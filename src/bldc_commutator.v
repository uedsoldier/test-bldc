==> flow/design.v <==
module bldc_commutator (
    input  wire        clk,           
    input  wire        reset_n,       
    input  wire        enable,        
    input  wire        use_hall,      
    input  wire [2:0]  hall_sensors,  
    input  wire        pwm_A,         
    input  wire        pwm_B,         
    input  wire        pwm_C,         
    input  wire        direction,     
    input  wire [31:0] open_loop_step_duration,  
    output reg          gate_H_A,     
    output reg          gate_L_A,     
    output reg          gate_H_B,     
    output reg          gate_L_B,     
    output reg          gate_H_C,     
    output reg          gate_L_C      
);
    parameter STEP_1 = 3'd0;  
    parameter STEP_2 = 3'd1;  
    parameter STEP_3 = 3'd2;  
    parameter STEP_4 = 3'd3;  
    parameter STEP_5 = 3'd4;  
    parameter STEP_6 = 3'd5;  
    reg [2:0] step;       
    reg [31:0] counter;   
    function [2:0] decode_hall;
        input [2:0] h;          
        input       dir_in;     
        begin
            if (dir_in == 0) begin  
                case (h)
                    3'b001: decode_hall = STEP_6;
                    3'b101: decode_hall = STEP_5;
                    3'b100: decode_hall = STEP_4;
                    3'b110: decode_hall = STEP_3;
                    3'b010: decode_hall = STEP_2;
                    3'b011: decode_hall = STEP_1;
                    default: decode_hall = STEP_1;  
                endcase
            end else begin  
                case (h)
                    3'b001: decode_hall = STEP_1;
                    3'b101: decode_hall = STEP_6;
                    3'b100: decode_hall = STEP_5;
                    3'b110: decode_hall = STEP_4;
                    3'b010: decode_hall = STEP_3;
                    3'b011: decode_hall = STEP_2;
                    default: decode_hall = STEP_1;  
                endcase
            end
        end
    endfunction
    always @(posedge clk or negedge reset_n) begin
        if (reset_n == 1'b0) begin
            step <= STEP_1;
            counter <= 32'd0;
        end else if (enable) begin
            if (use_hall) begin
                step <= decode_hall(hall_sensors, direction);
            end else begin
                counter <= counter + 32'd1;
                if (counter == open_loop_step_duration) begin
                    counter <= 32'd0;  
                    if (direction == 0) begin  
                        step <= step + 3'd1;
                        if (step == STEP_6) step <= STEP_1;  
                    end else begin  
                        step <= step - 3'd1;
                        if (step == STEP_1) step <= STEP_6;  
                    end
                end
            end
        end
    end
    always @(*) begin
        if (reset_n == 1'b0) begin
            gate_H_A = 0; gate_L_A = 0;
            gate_H_B = 0; gate_L_B = 0;
            gate_H_C = 0; gate_L_C = 0;
        end else if (!enable) begin
            gate_H_A = 0; gate_L_A = 0;
            gate_H_B = 0; gate_L_B = 0;
            gate_H_C = 0; gate_L_C = 0;
        end else begin
            gate_H_A = 0; gate_L_A = 0;
            gate_H_B = 0; gate_L_B = 0;
            gate_H_C = 0; gate_L_C = 0;
            case (step)
                STEP_1: begin gate_H_A = pwm_A; gate_L_B = pwm_B; end
                STEP_2: begin gate_H_A = pwm_A; gate_L_C = pwm_C; end
                STEP_3: begin gate_H_B = pwm_B; gate_L_C = pwm_C; end
                STEP_4: begin gate_H_B = pwm_B; gate_L_A = pwm_A; end
                STEP_5: begin gate_H_C = pwm_C; gate_L_A = pwm_A; end
                STEP_6: begin gate_H_C = pwm_C; gate_L_B = pwm_B; end
            endcase
        end
    end
endmodule
; ---- Step by step through the tools: bldc_commutator
; The steps from the RTL of bldc_commutator to its reports follow in flow order.
; Lines are those of the file above, counted from 1.
; Operators carry their Yosys type and port widths (W data, S select, Z words).
; A cell with n/a has no value.
[design]
top = bldc_commutator
clk_port = clk
library = sky130hd
corner = tt_025C_1v80

; ---- Elaborated design
; Counts by Yosys on the flattened word-level netlist (proc, flatten, opt, wreduce; memories kept). Register bits leave out memories and registers merged into their read ports (data or address). Print and check cells are left out. Cells with the same type and inputs are merged into one.
[op_classes]
equal = 12
n_logic = 1
muxes = 27
n_div = 0
shift = 0
add_sub_neg = 3
cmp = 0
mul = 0
reduce_logical = 10
[op_table]
columns = operator, n
row1 = $add A32 B1 Y32 const B, 1
row2 = $eq A32 B32 Y1, 1
row3 = $mux W32, 1
row4 = $pmux W3 S5, 2
row5 = $mux W1, 18
row6 = $mux W3, 6
row7 = $eq A3 B3 Y1 const B, 5
row8 = $reduce_or A2 Y1, 6
row9 = $eq A3 B2 Y1 const B, 4
row10 = $eq A3 B1 Y1 const B, 2
row11 = $reduce_and A2 Y1, 2
row12 = $add A3 B1 Y3 const B, 1
row13 = $sub A3 B1 Y3 const B, 1
row14 = $logic_not A3 Y1, 1
row15 = $reduce_bool A2 Y1, 1
row16 = $not A1 Y1, 1
[word_totals]
ramBits = 0
inputBits = 43
ff_bits = 35
clocked_rd_ports_x_width = 0
elab_cells = 55
rom_bits = 0
latchBits = 0
memories = 0
output_inout_bits = 6

; ---- Longest topological paths
; Longest topological path by Yosys (ltp), each cell counted once; first at word level (registers and memories cut), then after technology mapping (sequential cells cut; the memories' decode and read muxes count).
[logic_depth]
word_depth = 5
ABC_AREA = 0
depth_mapped = 8
depth_no_buf = 7

; ---- Synthesis result
; Source: synth_stat.txt of the flow (Yosys; design flattened, memories mapped). It holds for the ABC_AREA given above (unset counts as 0); a run with the other value may have another netlist.
; The area totals of this step are shown rounded.
[types]
columns = cell, n, area_total_um2
row1 = sky130_fd_sc_hd__dfrtp_1, 35, 875.84
row2 = sky130_fd_sc_hd__xor2_1, 44, 385.37
row3 = sky130_fd_sc_hd__nor2_1, 45, 168.912
row4 = sky130_fd_sc_hd__xnor2_1, 18, 157.651
row5 = sky130_fd_sc_hd__and3_1, 9, 56.304
row6 = sky130_fd_sc_hd__nand2_1, 15, 56.304
row7 = sky130_fd_sc_hd__nand3_1, 11, 55.053
row8 = sky130_fd_sc_hd__nor4_1, 8, 50.048
row9 = sky130_fd_sc_hd__nand4_4, 2, 42.541
row10 = sky130_fd_sc_hd__nor4_4, 2, 42.541
row11 = sky130_fd_sc_hd__nand4_1, 6, 37.536
row12 = sky130_fd_sc_hd__buf_6, 3, 33.782
row13 = sky130_fd_sc_hd__inv_1, 8, 30.029
row14 = sky130_fd_sc_hd__nor3_2, 3, 30.029
row15 = sky130_fd_sc_hd__a21oi_1, 5, 25.024
row16 = sky130_fd_sc_hd__ha_1, 2, 25.024
row17 = sky130_fd_sc_hd__nand2b_1, 4, 25.024
row18 = sky130_fd_sc_hd__nor4b_4, 1, 23.773
; Other cell types: 24; their cells: 41.
[mapped]
buf_cells = 9
cells = 262
synth_area_um2 = 2420
sequential_area_um2 = 876
flip_flops = 35

; ---- Worst setup path after synthesis
; Source: OpenSTA report_checks on the synthesized netlist (no wires, ideal clock, input and output delay 20% of the period each), path of least setup slack; recovery checks are left aside. Register names are those of the netlist, which keeps one name where synthesis merged equal registers.
[synth_timing]
path_type = input port to flip-flop
start = input open_loop_step_duration[1]
end = register step[1]
in_delay_ps = 548
setup_time_ps = 126
t_required_ps = 2614
t_arrival_ps = 1751
driving_pins = 6
launch_ps = 548
path_slack_ps = 863
path_buffers = 0
delay_ps = 1329
period_ps = 2740
period_less_setup_slack_ps = 1877
; "delay_ps" is the arrival time less input delay plus setup time.
; "driving_pins" counts driving pins, that of a launching flip-flop among them; a cell with two outputs on the path counts twice.
; "period_less_setup_slack_ps" is the clock period less the worst setup slack; recovery checks do not enter. This is arithmetic on one report: input and output delays are still those of the set period (20% each).
; Between the ends stands the longest chain of elaborated cells between them, by number of cells; it is not shown to be the way that was timed. Of several equally long chains one is given.
; Each line given opens the expression or statement behind the cell; cells for indexed reads and writes are added by Yosys, which also makes memories of some case tables.
; A register here has more assigning lines than the two given.
[synth_via]
path_cell_list = sky130_fd_sc_hd__xor2_1 -> sky130_fd_sc_hd__nor4_1 -> sky130_fd_sc_hd__nand4_1 -> sky130_fd_sc_hd__nor2_4 -> sky130_fd_sc_hd__o21ai_2 -> sky130_fd_sc_hd__a221o_1
elab_chain_len = 3
cone_cells = 5
cone_lines = 2
classes_between = eq/ne: 1; mux: 2; reduce/logical: 2
[synth_lines]
columns = item, line_no
row1 = from (decl), 11  ; input  wire [31:0] open_loop_step_duration,
row2 = $eq A32 B32 Y1, 63  ; if (counter == open_loop_step_duration) begin
row3 = $mux W3, 63
row4 = $mux W3, 59  ; if (use_hall) begin
row5 = to (assign), 60  ; step <= decode_hall(hall_sensors, direction);
row6 = to (assign), 66  ; step <= step + 3'd1;
row7 = to (decl), 25  ; reg [2:0] step;

; ---- Worst path after layout
; Path of least setup slack in the final report of record 1 (OpenROAD, finished layout, wires in). Where an end is a register, its clock arrival counts in the times.
; The path's times are printed in steps of 10 ps; the period is the one set.
[layout_timing]
path_type = input port to flip-flop
start = input open_loop_step_duration[16]
end = register step[2]
driving_pins = 9
period_ps = 1870
launch_ps = 370
t_arrival_ps = 2110
path_buffers = 3
in_delay_ps = 370
t_required_ps = 2030
setup_time_ps = 120
path_slack_ps = -80
; Between the ends stands the longest chain of elaborated cells between them, by number of cells; it is not shown to be the way that was timed. Of several equally long chains one is given.
; A register here has more assigning lines than the two given.
[layout_via]
path_cell_list = sky130_fd_sc_hd__clkdlybuf4s50_1 -> sky130_fd_sc_hd__xor2_1 -> sky130_fd_sc_hd__nor4_1 -> sky130_fd_sc_hd__buf_4 -> sky130_fd_sc_hd__nand4_1 -> sky130_fd_sc_hd__buf_6 -> sky130_fd_sc_hd__nor2_4 -> sky130_fd_sc_hd__o21ai_2 -> sky130_fd_sc_hd__a221o_1
elab_chain_len = 3
cone_cells = 5
cone_lines = 2
classes_between = eq/ne: 1; mux: 2; reduce/logical: 2
[layout_lines]
columns = item, line_no
row1 = from (decl), 11  ; input  wire [31:0] open_loop_step_duration,
row2 = $eq A32 B32 Y1, 63  ; if (counter == open_loop_step_duration) begin
row3 = $mux W3, 63
row4 = $mux W3, 59  ; if (use_hall) begin
row5 = to (assign), 60  ; step <= decode_hall(hall_sensors, direction);
row6 = to (assign), 66  ; step <= step + 3'd1;
row7 = to (decl), 25  ; reg [2:0] step;

; Measured data: module bldc_commutator, platform sky130hd, 2 stored runs of the flow under differing settings, order arbitrary. Input and output delays are each 20% of the period that was set; the output load is 0.01 pF.
; "achievedPeriod_ps" means the clock period less the worst setup slack. The figure is calculated, with input and output delays left at 20% of the set period.
; "worst_path_time_ps" means the part of the period allowed to the worst setup path (the constraints hold back 20% at inputs and 20% at outputs) less its slack; where the path has registers, the arrival times of their clocks count too.
; "total_power_mw": no workload was simulated; the value follows from the tool's default switching activity.
; "worst_path_time_ps" is known to 10 ps.
; Values from the reports are rounded here.

[record 1: settings]
period_ns = 1.87
CAP_MARGIN = 20
CORE_MARGIN = 2
CORE_UTILIZATION = 40
SLEW_MARGIN = 20
[record 1: results]
finish.stdcell_area_um2 = 3580
layout_utilization_frac = 0.608
worst_path_time_ps = 1580
worstPathKind = input port to flip-flop
fin_ws_ps = -81
achievedPeriod_ps = 1951
total_power_mw = 1.96
total_negative_slack_ps = -1130
synth_area_um2 = 2420
total_die_area_um2 = 6690

[record 2: settings]
period_ns = 2.18
CORE_UTILIZATION = 30
TNS_END_PERCENT = 35
GPL_ROUTABILITY_DRIVEN = 0
CTS_CLUSTER_DIAMETER = 262
CAP_MARGIN = 15
SLEW_MARGIN = 30
MIN_ROUTING_LAYER = met1
MAX_ROUTING_LAYER = met4
CORE_MARGIN = 2
[record 2: results]
finish.stdcell_area_um2 = 3460
layout_utilization_frac = 0.446
worst_path_time_ps = 1690
worstPathKind = input port to flip-flop
fin_ws_ps = 57
achievedPeriod_ps = 2123
total_power_mw = 1.67
total_negative_slack_ps = 0
synth_area_um2 = 2420
total_die_area_um2 = 8810
