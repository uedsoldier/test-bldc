==> flow/design.v <==
module hall_sensor_simulator (
    input  wire        clk,                 
    input  wire        reset_n,             
    input  wire        enable_sim,          
    input  wire        sim_direction,       
    input  wire [31:0] sim_speed_duration,  
    input  wire [15:0] strobe_pulse_duration,  
    output reg  [2:0]  simulated_hall,      
    output reg         hall_sample_strobe   
);
    reg [2:0] current_hall_state;
    reg [31:0] speed_counter;  
    reg [15:0] strobe_pulse_counter_reg;  
    localparam [2:0] FWD_HALL_SEQ_0 = 3'b011;
    localparam [2:0] FWD_HALL_SEQ_1 = 3'b010;
    localparam [2:0] FWD_HALL_SEQ_2 = 3'b110;
    localparam [2:0] FWD_HALL_SEQ_3 = 3'b100;
    localparam [2:0] FWD_HALL_SEQ_4 = 3'b101;
    localparam [2:0] FWD_HALL_SEQ_5 = 3'b001;
    localparam [2:0] REV_HALL_SEQ_0 = 3'b001;
    localparam [2:0] REV_HALL_SEQ_1 = 3'b101;
    localparam [2:0] REV_HALL_SEQ_2 = 3'b100;
    localparam [2:0] REV_HALL_SEQ_3 = 3'b110;
    localparam [2:0] REV_HALL_SEQ_4 = 3'b010;
    localparam [2:0] REV_HALL_SEQ_5 = 3'b011;
    always @(posedge clk or negedge reset_n) begin
        if (!reset_n) begin  
            current_hall_state   <= FWD_HALL_SEQ_0;
            simulated_hall       <= FWD_HALL_SEQ_0;
            speed_counter        <= 32'd0;
            hall_sample_strobe   <= 1'b0;
            strobe_pulse_counter_reg <= 16'd0;  
        end else if (enable_sim) begin
            speed_counter <= speed_counter + 32'd1;
            if (speed_counter >= sim_speed_duration) begin  
                speed_counter <= 32'd0;
                if (sim_direction == 0) begin  
                    case (current_hall_state)
                        FWD_HALL_SEQ_0: current_hall_state <= FWD_HALL_SEQ_1;
                        FWD_HALL_SEQ_1: current_hall_state <= FWD_HALL_SEQ_2;
                        FWD_HALL_SEQ_2: current_hall_state <= FWD_HALL_SEQ_3;
                        FWD_HALL_SEQ_3: current_hall_state <= FWD_HALL_SEQ_4;
                        FWD_HALL_SEQ_4: current_hall_state <= FWD_HALL_SEQ_5;
                        FWD_HALL_SEQ_5: current_hall_state <= FWD_HALL_SEQ_0;  
                        default: current_hall_state <= FWD_HALL_SEQ_0;
                    endcase
                end else begin  
                    case (current_hall_state)
                        REV_HALL_SEQ_0: current_hall_state <= REV_HALL_SEQ_1;
                        REV_HALL_SEQ_1: current_hall_state <= REV_HALL_SEQ_2;
                        REV_HALL_SEQ_2: current_hall_state <= REV_HALL_SEQ_3;
                        REV_HALL_SEQ_3: current_hall_state <= REV_HALL_SEQ_4;
                        REV_HALL_SEQ_4: current_hall_state <= REV_HALL_SEQ_5;
                        REV_HALL_SEQ_5: current_hall_state <= REV_HALL_SEQ_0;  
                        default: current_hall_state <= REV_HALL_SEQ_0;
                    endcase
                end
                hall_sample_strobe <= 1'b1;
                strobe_pulse_counter_reg <= 16'd0;  
            end else begin
                if (strobe_pulse_counter_reg < strobe_pulse_duration) begin
                    strobe_pulse_counter_reg <= strobe_pulse_counter_reg + 16'd1;
                    hall_sample_strobe <= 1'b1;  
                end else begin
                    hall_sample_strobe <= 1'b0;  
                end
            end
            simulated_hall <= current_hall_state;  
        end else begin
            speed_counter        <= 32'd0;
            hall_sample_strobe   <= 1'b0;
            strobe_pulse_counter_reg <= 16'd0;
        end
    end
endmodule
From RTL to reports: hall_sensor_simulator
What the tools print for hall_sensor_simulator, step after step.
Lines are those of the file above, counted from 1.
Operators carry their Yosys type and port widths (W data, S select, Z words).
{ "design": {"top": "hall_sensor_simulator", "clk_port": "clk", "library": "sky130hd", "pvt_corner": "tt_025C_1v80"} }

Elaborated design
Source: Yosys, flattened and elaborated, memories not mapped. Widths are those after wreduce. Registers that Yosys merges into a memory's read port (data or address) are not register bits. Print and check cells do not count. Equal cells are merged and count once.
{ "classes": {"cmp": 2, "reduce_logical": 1, "equal": 7, "muxes": 11, "addsub": 2} }
{ "op_table": {"columns": ["op", "count"], "rows": [
  ["$mux W32", 2],
  ["$mux W16", 3],
  ["$add A32 B1 Y32 const B", 1],
  ["$ge A32 B32 Y1", 1],
  ["$pmux W3 S5", 2],
  ["$add A16 B1 Y16 const B", 1],
  ["$lt A16 B16 Y1", 1],
  ["$eq A3 B3 Y1 const B", 3],
  ["$eq A3 B2 Y1 const B", 2],
  ["$eq A3 B1 Y1 const B", 1],
  ["$ne A3 B1 Y1 const B", 1],
  ["$mux W3", 1],
  ["$mux W1", 3],
  ["$reduce_and A2 Y1", 1]
]} }
{ "word_totals": {"register_bits": 55, "input_bits": 52, "output_inout_bits": 4, "wordCells": 28} }

Longest topological paths
Yosys ltp: most cells in a row. Word level: on the elaborated netlist, between registers, memories and ports. Mapped: between sequential cells and ports; inverters and the memories' decode and read muxes count.
{ "logic_depth": {"depth_word": 4, "abc_area": 0, "ltp_mapped": 10, "depth_no_buf": 8} }

After synthesis
The flow's flattened synthesis, as Yosys stat reports it; memories are mapped. The netlist is that of the ABC_AREA named above (0 if unset); the other value can give another one.
{ "synth_totals": {"ff_cells": 55, "buffers": 11, "area_um2": 3842.4, "cell_count": 442, "seqArea_um2": 1381.3} }
{ "by_type": {"columns": ["cell", "count", "area_total_um2"], "rows": [
  ["sky130_fd_sc_hd__dfrtp_1", 51, 1.28E+03],
  ["sky130_fd_sc_hd__ha_1", 49, 613.088],
  ["sky130_fd_sc_hd__inv_1", 56, 210.202],
  ["sky130_fd_sc_hd__nor2_1", 50, 187.68],
  ["sky130_fd_sc_hd__xor2_1", 18, 157.651],
  ["sky130_fd_sc_hd__a21oi_1", 31, 155.149],
  ["sky130_fd_sc_hd__nand2_1", 34, 127.622],
  ["sky130_fd_sc_hd__xnor2_1", 13, 113.859],
  ["sky130_fd_sc_hd__dfstp_2", 4, 105.101],
  ["sky130_fd_sc_hd__nand3_1", 18, 90.086],
  ["sky130_fd_sc_hd__or3_1", 13, 81.328],
  ["sky130_fd_sc_hd__o21ai_0", 16, 80.077],
  ["sky130_fd_sc_hd__nand4_1", 12, 75.072],
  ["sky130_fd_sc_hd__and4_1", 6, 52.55],
  ["sky130_fd_sc_hd__or4_1", 7, 52.55],
  ["sky130_fd_sc_hd__o31ai_1", 6, 45.043],
  ["sky130_fd_sc_hd__and3_1", 7, 43.792],
  ["sky130_fd_sc_hd__mux2_2", 3, 33.782]
]} }
Other cell types: 24; their cells: 48.

Path before layout
Source: OpenSTA report_checks on the synthesized netlist (no wires, ideal clock, input and output delay 20% of the period each), path of least setup slack; recovery checks are left aside. Register names are those of the netlist, which keeps one name where synthesis merged equal registers.
{ "synth_timing": {"path_type": "input-to-reg", "from": "input strobe_pulse_duration[9]", "to": "register strobe_pulse_counter_reg[10]", "required_time_ns": 3.912, "path_buffers": 1, "arrival_ns": 2.799, "path_delay_ns": 2.079, "driving_pins": 9, "tclk_ns": 3.99, "setup_ns": 0.078, "slack_ns": 1.113, "t_first_pin_ns": 0.798, "input_delay_ns": 0.798, "period_less_setup_slack_ns": 2.877} }
"path_delay_ns" is the arrival time less input delay plus setup time.
"driving_pins" counts driving pins, that of a launching flip-flop among them; a cell with two outputs on the path counts twice.
"period_less_setup_slack_ns" is the clock period less the worst setup slack; recovery checks do not enter. This is arithmetic on one report: input and output delays are still those of the set period (20% each).
Between the ends stands the longest chain of elaborated cells between them, by number of cells; it is not shown to be the way that was timed. Of several equally long chains one is given.
A line is the first line of the expression or statement that the cell stems from. Yosys adds cells for indexed reads and writes and turns some case tables into memories.
A register here has more assigning lines than the two given.
{ "synth_between": {"cell_sequence": "sky130_fd_sc_hd__inv_1 > sky130_fd_sc_hd__ha_1 > sky130_fd_sc_hd__a21o_1 > sky130_fd_sc_hd__a221o_1 > sky130_fd_sc_hd__a221oi_2 > sky130_fd_sc_hd__o211ai_2 > sky130_fd_sc_hd__buf_6 > sky130_fd_sc_hd__or4_1 > sky130_fd_sc_hd__a21oi_1", "elab_chain_cells": 4, "cone_cells": 5, "cone_lines": 3, "cone_classes": "compare (1); eq/ne (1); mux (3)"} }
{ "synth_lines": {"columns": ["item", "line_no", "source"], "rows": [
  ["start, declared", 7, "input  wire [15:0] strobe_pulse_duration,"],
  ["$lt A16 B16 Y1", 61, "if (strobe_pulse_counter_reg < strobe_pulse_duration) begin"],
  ["$mux W16", 61, null],
  ["$mux W16", 35, "if (speed_counter >= sim_speed_duration) begin"],
  ["$mux W16", 33, "end else if (enable_sim) begin"],
  ["end, assigned", 32, "strobe_pulse_counter_reg <= 16'd0;"],
  ["end, assigned", 62, "strobe_pulse_counter_reg <= strobe_pulse_counter_reg + 16'd1;"],
  ["end, declared", 13, "reg [15:0] strobe_pulse_counter_reg;"]
]} }

Timing after layout
From the final timing report of flow run B: the path of least setup slack in the routed layout; clock arrival at registers is part of the times.
{ "layout_timing": {"path_type": "reg-to-reg", "from": "register strobe_pulse_counter_reg[12]", "to": "register strobe_pulse_counter_reg[15]", "setup_ns": 0.07, "t_first_pin_ns": 0.30, "path_buffers": 3, "arrival_ns": 2.78, "driving_pins": 11, "slack_ns": -0.39, "required_time_ns": 2.38, "tclk_ns": 2.15} }
Between the ends stands the longest chain of elaborated cells between them, by number of cells; it is not shown to be the way that was timed. Of several equally long chains one is given.
A register here has more assigning lines than the two given.
{ "layout_between": {"cell_sequence": "sky130_fd_sc_hd__dfrtp_1 > sky130_fd_sc_hd__ha_4 > sky130_fd_sc_hd__and3_4 > sky130_fd_sc_hd__a221o_1 > sky130_fd_sc_hd__a221oi_2 > sky130_fd_sc_hd__o211ai_2 > sky130_fd_sc_hd__buf_4 > sky130_fd_sc_hd__buf_8 > sky130_fd_sc_hd__buf_8 > sky130_fd_sc_hd__or3_4 > sky130_fd_sc_hd__a21oi_2", "elab_chain_cells": 4, "cone_cells": 6, "cone_lines": 4, "cone_classes": "add/sub (1); compare (1); eq/ne (1); mux (3)"} }
{ "layout_lines": {"columns": ["item", "line_no", "source"], "rows": [
  ["start, declared", 13, "reg [15:0] strobe_pulse_counter_reg;"],
  ["start, assigned", 32, "strobe_pulse_counter_reg <= 16'd0;"],
  ["start, assigned", 62, "strobe_pulse_counter_reg <= strobe_pulse_counter_reg + 16'd1;"],
  ["$add A16 B1 Y16", 62, null],
  ["$mux W16", 61, "if (strobe_pulse_counter_reg < strobe_pulse_duration) begin"],
  ["$mux W16", 35, "if (speed_counter >= sim_speed_duration) begin"],
  ["$mux W16", 33, "end else if (enable_sim) begin"],
  ["end, assigned", 32, null],
  ["end, assigned", 62, null],
  ["end, declared", 13, null]
]} }

Wiki page: hall_sensor_simulator / flow data

Module hall_sensor_simulator, platform sky130hd: 2 stored runs of the flow (Yosys, OpenROAD) with differing settings, in no particular order. Input and output delays are each 20% of the period that was set; the output load is 0.01 pF.
"achievedPeriod_ns" means the clock period less the worst setup slack. The figure is calculated, with input and output delays left at 20% of the set period.
"critical_path_time_ns" is the time allowed to the run's worst setup path (the clock period less input and output delay, where it has them) less its slack. Clock arrival times count: a late capture clock shortens it, a late launch clock lengthens it.
"design_power_mw": no workload was simulated; the value follows from the tool's default switching activity.

Flow run A
==> flow/run.sh <==
#!/bin/bash
# the make line also repeats the synthesis and layout settings of config.mk as NAME=value (left out here)
make -C /OpenROAD-flow-scripts/flow DESIGN_CONFIG=/design/flow/config.mk WORK_HOME=/design/flow/orfs CLKGATE_MAP_FILE= finish
==> flow/config.mk <==
export PLATFORM = sky130hd
export DESIGN_NAME = hall_sensor_simulator
export DESIGN_NICKNAME = hall_sensor_simulator
export VERILOG_FILES = /design/flow/design.v
export SDC_FILE = /design/flow/constraint.sdc
export NUM_CORES = 4
export LEC_CHECK = 0
export CAP_MARGIN = 20
export CELL_PAD_IN_SITES_DETAIL_PLACEMENT = 2
export CORE_MARGIN = 2
export CORE_UTILIZATION = 43
export MAX_ROUTING_LAYER = met4
export PLACE_DENSITY = 0.74
export SETUP_SLACK_MARGIN = 0.17
export SLEW_MARGIN = 20
==> flow/constraint.sdc <==
create_clock -name core_clock -period 1.62 [get_ports {clk}]
set_input_delay 0.3240 -clock core_clock [delete_from_list [all_inputs] [get_ports {clk}]]
set_output_delay 0.3240 -clock core_clock [all_outputs]
set_load 0.01 [all_outputs]

==> results of flow run A, as JSON <==
{
  "outcome": "no results, placement failed with DPL-0033"
}

Flow run B
==> flow/run.sh <==
#!/bin/bash
# the make line also repeats the synthesis and layout settings of config.mk as NAME=value (left out here)
make -C /OpenROAD-flow-scripts/flow DESIGN_CONFIG=/design/flow/config.mk WORK_HOME=/design/flow/orfs CLKGATE_MAP_FILE= finish
==> flow/config.mk <==
export PLATFORM = sky130hd
export DESIGN_NAME = hall_sensor_simulator
export DESIGN_NICKNAME = hall_sensor_simulator
export VERILOG_FILES = /design/flow/design.v
export SDC_FILE = /design/flow/constraint.sdc
export NUM_CORES = 4
export LEC_CHECK = 0
export ABC_AREA = 0
export CAP_MARGIN = 20
export CELL_PAD_IN_SITES_DETAIL_PLACEMENT = 1
export CORE_ASPECT_RATIO = 0.72
export CORE_MARGIN = 2
export CORE_UTILIZATION = 24
export CTS_CLUSTER_DIAMETER = 124
export GPL_ROUTABILITY_DRIVEN = 0
export PLACE_DENSITY_LB_ADDON = 0.22
export SETUP_SLACK_MARGIN = 0.48
export SLEW_MARGIN = 20
==> flow/constraint.sdc <==
create_clock -name core_clock -period 2.15 [get_ports {clk}]
set_input_delay 0.4300 -clock core_clock [delete_from_list [all_inputs] [get_ports {clk}]]
set_output_delay 0.4300 -clock core_clock [all_outputs]
set_load 0.01 [all_outputs]

==> results of flow run B, as JSON <==
{
  "achievedPeriod_ns": 2.543,
  "worstSetupSlack_ns": -0.393,
  "util_pct": 41.7,
  "dieArea_um2": 17052.2,
  "post_synth_area_um2": 3842.4,
  "critical_path_time_ns": 2.54,
  "timing.worst_path_kind": "reg-to-reg",
  "design_power_mw": 2.335
}
