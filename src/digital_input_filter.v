==> flow/design.v <==
module digital_input_filter #(
    parameter DEFAULT_FILTER_LEN = 32'd50000   
)(
    input wire clk,                            
    input wire reset_n,                        
    input wire noisy_in,                       
    input wire [31:0] filter_len_in,           
    input wire load_filter_len,                
    output reg filtered_out,                   
    output wire filtered_out_n                 
);
    reg [31:0] filter_counter;                 
    reg [31:0] filter_len;                     
    reg prev_input;                            
    always @(posedge clk or negedge reset_n) begin
        if (!reset_n) begin
            filter_counter <= 32'd0;
            filter_len     <= DEFAULT_FILTER_LEN;
            prev_input     <= 1'b0;
            filtered_out   <= 1'b0;
        end else begin
            if (load_filter_len)
                filter_len <= filter_len_in;
            if (noisy_in == prev_input) begin
                if (filter_counter < filter_len)
                    filter_counter <= filter_counter + 1'b1;
                else
                    filtered_out <= noisy_in;
            end else begin
                prev_input     <= noisy_in;       
                filter_counter <= 32'd0;         
            end
        end
    end
    assign filtered_out_n = ~filtered_out;
endmodule
# Reports on digital_input_filter
# What the tools print for digital_input_filter, step after step.
# Lines are those of the file above, counted from 1.
# Cell names lack the library's common part.
# A cell with n/a has no value.
# setup
top_module	digital_input_filter
clock_port	clk
library	sky130hd
pvt_corner	tt_025C_1v80

# After elaboration
# Source: Yosys, flattened and elaborated, memories not mapped. Widths are those after wreduce. Registers that Yosys merges into a memory's read port (data or address) are not register bits. Print and check cells do not count. Equal cells are merged and count once.
# classes
addsub	1
bitwise	2
multipliers	0
muxes	2
reduce_and_logical	1
cmp	1
shift	0
eq_ne	2
div	0
# op_table
operator	count
32-bit two-way mux	2
32-bit by 1-bit adder with 32-bit output (second input constant)	1
32-bit < comparator	1
1-bit NOT	2
2-bit by 1-bit != test with 1-bit output (second input constant)	1
2-bit AND reduction	1
1-bit equality test	1
# word_totals
latchBits	0
memories	0
mem_bits_rw	0
regBits	66
input_bits	36
romBits	0
clocked_rd_ports_x_width	0
output_inout_bits	2

# Logic depth
# Longest topological path by Yosys (ltp), each cell counted once; first at word level (registers and memories cut), then after technology mapping (sequential cells cut; the memories' decode and read muxes count).
# logic_depth
depth_word	3
abc_area	0
depth_mapped	11
depth_no_buf	8

# Mapped cells and area
# Yosys stat after the flow's synthesis: flattened, memories mapped to cells. It holds for the ABC_AREA given above (unset counts as 0); a run with the other value may have another netlist.
# mapped
seqArea_mm2	0.0016591
area_mm2	0.0038625
cells	421
ff_cells	66
# types
type	count	type_area_um2
dfrtp_1	60	1501.44
ha_1	32	400.384
o21ai_0	41	205.197
a21oi_1	40	200.192
o31ai_1	25	187.68
nand2_1	48	180.173
or4_1	24	180.173
dfstp_2	6	157.651
inv_1	33	123.869
nand4_1	14	87.584
nand3_1	16	80.077
clkbuf_1	20	75.072
and3_1	9	56.304
and4_1	5	43.792
o21a_1	5	37.536
buf_6	3	33.782
and2_1	5	31.28
a221oi_2	2	30.029
# Not listed: further types 17, cells in them 33.

# Timing after synthesis
# Source: OpenSTA report_checks on the synthesized netlist (no wires, ideal clock, input and output delay 20% of the period each), path of least setup slack; recovery checks are left aside. Register names are those of the netlist, which keeps one name where synthesis merged equal registers.
# synth_timing
kind	flip-flop to flip-flop
startpoint	register filter_len[6]
endpoint	register filter_counter[18]
t_arrival_ns	2.412
path_stages	11
path_delay_ns	2.490
path_slack_ns	0.470
path_buffers	2
period_ns	2.96
synth_period_reached_ns	2.49
# "path_delay_ns" = arrival - input delay + setup time.
# "path_stages" counts driving pins, that of a launching flip-flop among them; a cell with two outputs on the path counts twice.
# "synth_period_reached_ns" is the clock period less the worst setup slack; recovery checks do not enter. This is arithmetic on one report: input and output delays are still those of the set period (20% each).
# The rows between start and end are the longest chain of elaborated cells between them; the timing report does not say that the signal goes this way. Where chains are equally long, one stands for them.
# Each line given opens the expression or statement behind the cell; cells for indexed reads and writes are added by Yosys, which also makes memories of some case tables.
# A register here has more assigning lines than the two given.
# synth_via
cell_sequence	dfstp_2 inv_1 ha_1 and3_1 a221oi_2 o31ai_1 a22o_1 buf_6 buf_6 or4_1 a21oi_1
elab_chain_len	3
cells_between	4
cone_lines	2
classes_between	compare: 1; eq/ne: 1; mux: 2
# synth_lines
item	line_no	rtl
from (decl)	13	reg [31:0] filter_len;
from (assign)	18	filter_len     <= DEFAULT_FILTER_LEN;
from (assign)	23	filter_len <= filter_len_in;
32-bit < comparator	25	if (filter_counter < filter_len)
32-bit two-way mux	25
32-bit two-way mux	24	if (noisy_in == prev_input) begin
to (assign)	17	filter_counter <= 32'd0;
to (assign)	26	filter_counter <= filter_counter + 1'b1;
to (decl)	12	reg [31:0] filter_counter;

# Path in the finished layout
# From the final timing report of job 1: the path of least setup slack in the routed layout; clock arrival at registers is part of the times.
# layout_timing
kind	flip-flop to flip-flop
startpoint	register filter_len[6]
endpoint	register filter_counter[8]
path_stages	10
path_buffers	1
period_ns	2.13
t_arrival_ns	2.82
path_slack_ns	-0.42
# The rows between start and end are the longest chain of elaborated cells between them; the timing report does not say that the signal goes this way. Where chains are equally long, one stands for them.
# A register here has more assigning lines than the two given.
# layout_via
cell_sequence	dfstp_2 inv_2 ha_4 and3_4 a221oi_2 o31ai_2 a22o_4 buf_12 or4_4 a21oi_2
elab_chain_len	3
cells_between	4
cone_lines	2
classes_between	compare: 1; eq/ne: 1; mux: 2
# layout_lines
item	line_no	rtl
from (decl)	13	reg [31:0] filter_len;
from (assign)	18	filter_len     <= DEFAULT_FILTER_LEN;
from (assign)	23	filter_len <= filter_len_in;
32-bit < comparator	25	if (filter_counter < filter_len)
32-bit two-way mux	25
32-bit two-way mux	24	if (noisy_in == prev_input) begin
to (assign)	17	filter_counter <= 32'd0;
to (assign)	26	filter_counter <= filter_counter + 1'b1;
to (decl)	12	reg [31:0] filter_counter;

# Measured results for digital_input_filter: 2 stored runs of the Yosys and OpenROAD flow on sky130hd. The settings differ; the order carries no meaning. The constraints put input and output delay at 20% of the set period each and load the outputs with 0.01 pF.
# By "period_less_ws_ns" is meant the clock period of the run minus its worst setup slack. This is arithmetic on one report: input and output delays are still those of the set period (20% each).
# "timing.worst_path_ns" means the part of the period allowed to the worst setup path (the constraints hold back 20% at inputs and 20% at outputs) less its slack; where the path has registers, the arrival times of their clocks count too.
# "design_power_mw" rests on the timing tool's default activity at the inputs, not on a simulated workload.
# Settings: . = not set for that run.
run name	period_ns	CORE_UTILIZATION	PLACE_DENSITY	CORE_ASPECT_RATIO	TNS_END_PERCENT	GPL_ROUTABILITY_DRIVEN	SLEW_MARGIN	MIN_ROUTING_LAYER	MAX_ROUTING_LAYER	CAP_MARGIN	CORE_MARGIN	SETUP_SLACK_MARGIN	GPL_TIMING_DRIVEN	CTS_CLUSTER_SIZE	yosys.chip_area_mm2	total_die_area_mm2	finish.stdcell_area_mm2	utilization_pct	ws_setup_ns	setupTns_ns	design_power_mw	period_less_ws_ns	timing.worst_path_ns	path_kind
job 1	2.13	35	0.64	0.82	40	1	30	met2	met4	20	2	.	.	.	0.0038625	0.011896	0.0056304	52.7	-0.425	-10.550	3.240	2.555	2.55	flip-flop to flip-flop
job 2	2.42	35	.	.	.	.	40	.	met4	20	2	-0.09	1	22	0.0038625	0.0118919	0.0050999	47.3	-0.102	-1.844	2.494	2.522	2.52	flip-flop to flip-flop
